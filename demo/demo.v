==> flow/design.v <==
module top(input clk, output [7:0] led, output [13:0] disp);
    localparam div_n = 25;
    reg clk_div;
    reg [div_n-1:0] div_ctr; 
    always @(posedge clk) begin
        div_ctr <= div_ctr + 1'b1;
        clk_div <= (div_ctr == 0);
    end
        localparam pat_len = 52;
    wire [13:0] display_pat[0:pat_len-1];
    assign display_pat[0] = 14'b10001000110110;   
    assign display_pat[1] = 14'b10000000111001;   
    assign display_pat[2] = 14'b00000000111000;   
    assign display_pat[3] = 14'b00000000111000;   
    assign display_pat[4] = 14'b00000000111111;   
    assign display_pat[5] = 14'b00000000000000;
    assign display_pat[6] = 14'b01010000110110;   
    assign display_pat[7] = 14'b00000000111111;   
    assign display_pat[8] = 14'b10010100110001;   
    assign display_pat[9] = 14'b00000000111000;   
    assign display_pat[10] = 14'b01000001110000;   
    assign display_pat[11] = 14'b00000000000000;
    assign display_pat[12] = 14'b10000000110001;   
    assign display_pat[13] = 14'b10010100110001;   
    assign display_pat[14] = 14'b00000000111111;   
    assign display_pat[15] = 14'b00000101110110;   
    assign display_pat[16] = 14'b00000000000000;
    assign display_pat[17] = 14'b10001000110011;   
    assign display_pat[18] = 14'b10010100110001;   
    assign display_pat[19] = 14'b00000000111111;   
    assign display_pat[20] = 14'b00000000001110;   
    assign display_pat[21] = 14'b10000000111001;   
    assign display_pat[22] = 14'b00000000111001;   
    assign display_pat[23] = 14'b00100010000001;   
    assign display_pat[24] = 14'b00000000000000;
    assign display_pat[25] = 14'b00100010000001;   
    assign display_pat[26] = 14'b10010100110001;   
    assign display_pat[27] = 14'b10000000111001;   
    assign display_pat[28] = 14'b00000000111000;   
    assign display_pat[29] = 14'b00000000111000;   
    assign display_pat[30] = 14'b00100010001001;   
    assign display_pat[31] = 14'b10001000101101;   
    assign display_pat[32] = 14'b00000000000000;
    assign display_pat[33] = 14'b00000000111111;   
    assign display_pat[34] = 14'b00010001110110;   
    assign display_pat[35] = 14'b00000000000000;
    assign display_pat[36] = 14'b00100010000001;   
    assign display_pat[37] = 14'b10001000110110;   
    assign display_pat[38] = 14'b10000000111001;   
    assign display_pat[39] = 14'b00000000000000;
    assign display_pat[40] = 14'b01000100110000;   
    assign display_pat[41] = 14'b10000000111001;   
    assign display_pat[42] = 14'b10010100110001;   
    assign display_pat[43] = 14'b10001000101101;   
    assign display_pat[44] = 14'b10001000110111;   
    assign display_pat[45] = 14'b00000000000000;
    assign display_pat[46] = 14'b10010100111001;   
    assign display_pat[47] = 14'b00000000111111;   
    assign display_pat[48] = 14'b10001000110111;   
    assign display_pat[49] = 14'b10010100110001;   
    assign display_pat[50] = 14'b01000001110000;   
    assign display_pat[51] = 14'b00000000000000;
    reg [$clog2(pat_len):0] pat_ctr;
    always @ ( posedge clk ) begin
        if (clk_div) begin
            if (pat_ctr == 2*pat_len - 1)
                pat_ctr <= 0;
            else
                pat_ctr <= pat_ctr + 1'b1;
        end
    end
    assign led = {clk, ~pat_ctr};
    assign disp = pat_ctr[0] ? 14'h3FFF : ~(display_pat[pat_ctr[$clog2(pat_len):1]]);
endmodule
* Reports on top *
Tool output for the design above, in the order of the flow.
Line numbers count from 1 in the design file above.
Operators: Yosys type, input widths -> output width; for muxes data width and select width s.
Not given: -

inputs
  top = top
  clock input = clk
  library = sky130hd
  corner = tt_025C_1v80

* After elaboration *
Yosys after proc, flatten, opt, wreduce and memory -nomap, before mapping. Enables and synchronous resets that opt folds into registers are not counted as muxes. Memory bits, and registers merged into a memory's read port (data or address), are not among the register bits. Print and check cells are not counted. Equal cells are merged and count once.

bit counts
  register bits after elaboration = 33
  input bits = 1
  output and inout bits = 22
  elaborated cells = 73

operators by class
  add/subtract/negate cells = 2
  eq/ne operators = 52
  muxes and demuxes = 2
  bitwise logic cells = 2
  reduce/logical cells = 12

operators by type and width
  cell                   number
  $pmux 14 s20           1
  $eq 6x6->1 const B     20
  $eq 6x5->1 const B     16
  $eq 6x4->1 const B     8
  $add 25x1->25 const B  1
  $logic_not 25->1       1
  $eq 6x3->1 const B     4
  $not 14->14            1
  $mux 14                1
  $eq 6x2->1 const B     2
  $reduce_or 6->1        2
  $reduce_or 5->1        2
  $reduce_or 9->1        1
  $reduce_or 2->1        4
  $add 7x1->7 const B    1
  $eq 7x7->1 const B     1
  $not 7->7              1
  $eq 6x1->1 const B     1
  $logic_not 6->1        1
  $reduce_or 3->1        1

* Longest topological paths *
Yosys ltp: most cells in a row. Word level: on the elaborated netlist, between registers, memories and ports. Mapped: between sequential cells and ports; inverters and the memories' decode and read muxes count.

depth
  depth in word-level cells = 5
  ABC_AREA = 0
  mapped depth = 8
  mapped depth without buffers = 5

* Synthesis result *
Source: synth_stat.txt of the flow (Yosys; design flattened, memories mapped). It holds for the ABC_AREA given above (unset counts as 0); a run with the other value may have another netlist.
Totals and module areas in this step are rounded.

synthesis totals
  standard cells after synthesis = 311
  synthesis area = 2,350 µm²
  area of sequential cells = 731 µm²
  mapped flip-flops = 33
  buffers = 27

cells by type
  cell                       number  total area (µm²)
  sky130_fd_sc_hd__dfxtp_1   26      520.499
  sky130_fd_sc_hd__edfxtp_1  7       210.202
  sky130_fd_sc_hd__xnor2_1   17      148.893
  sky130_fd_sc_hd__nand2_1   33      123.869
  sky130_fd_sc_hd__o21ai_0   24      120.115
  sky130_fd_sc_hd__xor2_1    12      105.101
  sky130_fd_sc_hd__nor2_1    26      97.594
  sky130_fd_sc_hd__a21oi_1   19      95.091
  sky130_fd_sc_hd__nand3_1   18      90.086
  sky130_fd_sc_hd__nand4_1   11      68.816
  sky130_fd_sc_hd__nor2b_1   8       50.048
  sky130_fd_sc_hd__clkbuf_1  13      48.797
  sky130_fd_sc_hd__buf_2     9       45.043
  sky130_fd_sc_hd__nor3_1    9       45.043
  sky130_fd_sc_hd__nor4_1    7       43.792
  sky130_fd_sc_hd__inv_1     11      41.29
  sky130_fd_sc_hd__ha_1      3       37.536
  sky130_fd_sc_hd__a311oi_1  4       35.034

Not listed: further types 29, cells in them 54.

Top module top; platform sky130hd; tools Yosys and OpenROAD; 2 stored runs in no particular order. Input and output delays are each 20% of the period that was set; the output load is 0.01 pF.
"reached clock period" is the run's clock period less its worst setup slack. It is reckoned from that one timing run; input and output delays stay at 20% of the period that was set.
By "worst path time" is meant the share of the clock period that the worst setup path is allowed (20% is reserved at inputs, 20% at outputs), minus its slack. Clock arrival times at its registers enter into it.
"overall power" rests on the timing tool's default activity at the inputs, not on a simulated workload.
Values from the reports are rounded here.
Among the settings, -- means not set for that run.

setting or result                          job 1               job 2
period_ns                                  2.16                3.47
SETUP_SLACK_MARGIN                         0.47                0.25
CAP_MARGIN                                 20                  0
CORE_MARGIN                                2                   2
CORE_UTILIZATION                           40                  31
SLEW_MARGIN                                20                  15
PLACE_DENSITY                              --                  0.92
GPL_ROUTABILITY_DRIVEN                     --                  0
CTS_CLUSTER_SIZE                           --                  44
MIN_ROUTING_LAYER                          --                  met1
overall power (µW)                         1,350               806
utilization of the finished layout         0.704               0.408
die outline area (µm²)                     6,490               8,280
standard-cell area after routing (µm²)     3,930               2,970
area of the synthesized netlist (µm²)      2,350               2,350
worst setup slack after layout (ns)        -0.364              0.293
reached clock period (ns)                  2.524               3.177
worst hold slack in the final report (ns)  0.430               0.440
sum of negative setup slack (ns)           -4.32               0.000
worst path time (ns)                       2.09                2.48
class of the worst setup path              register to output  register to output
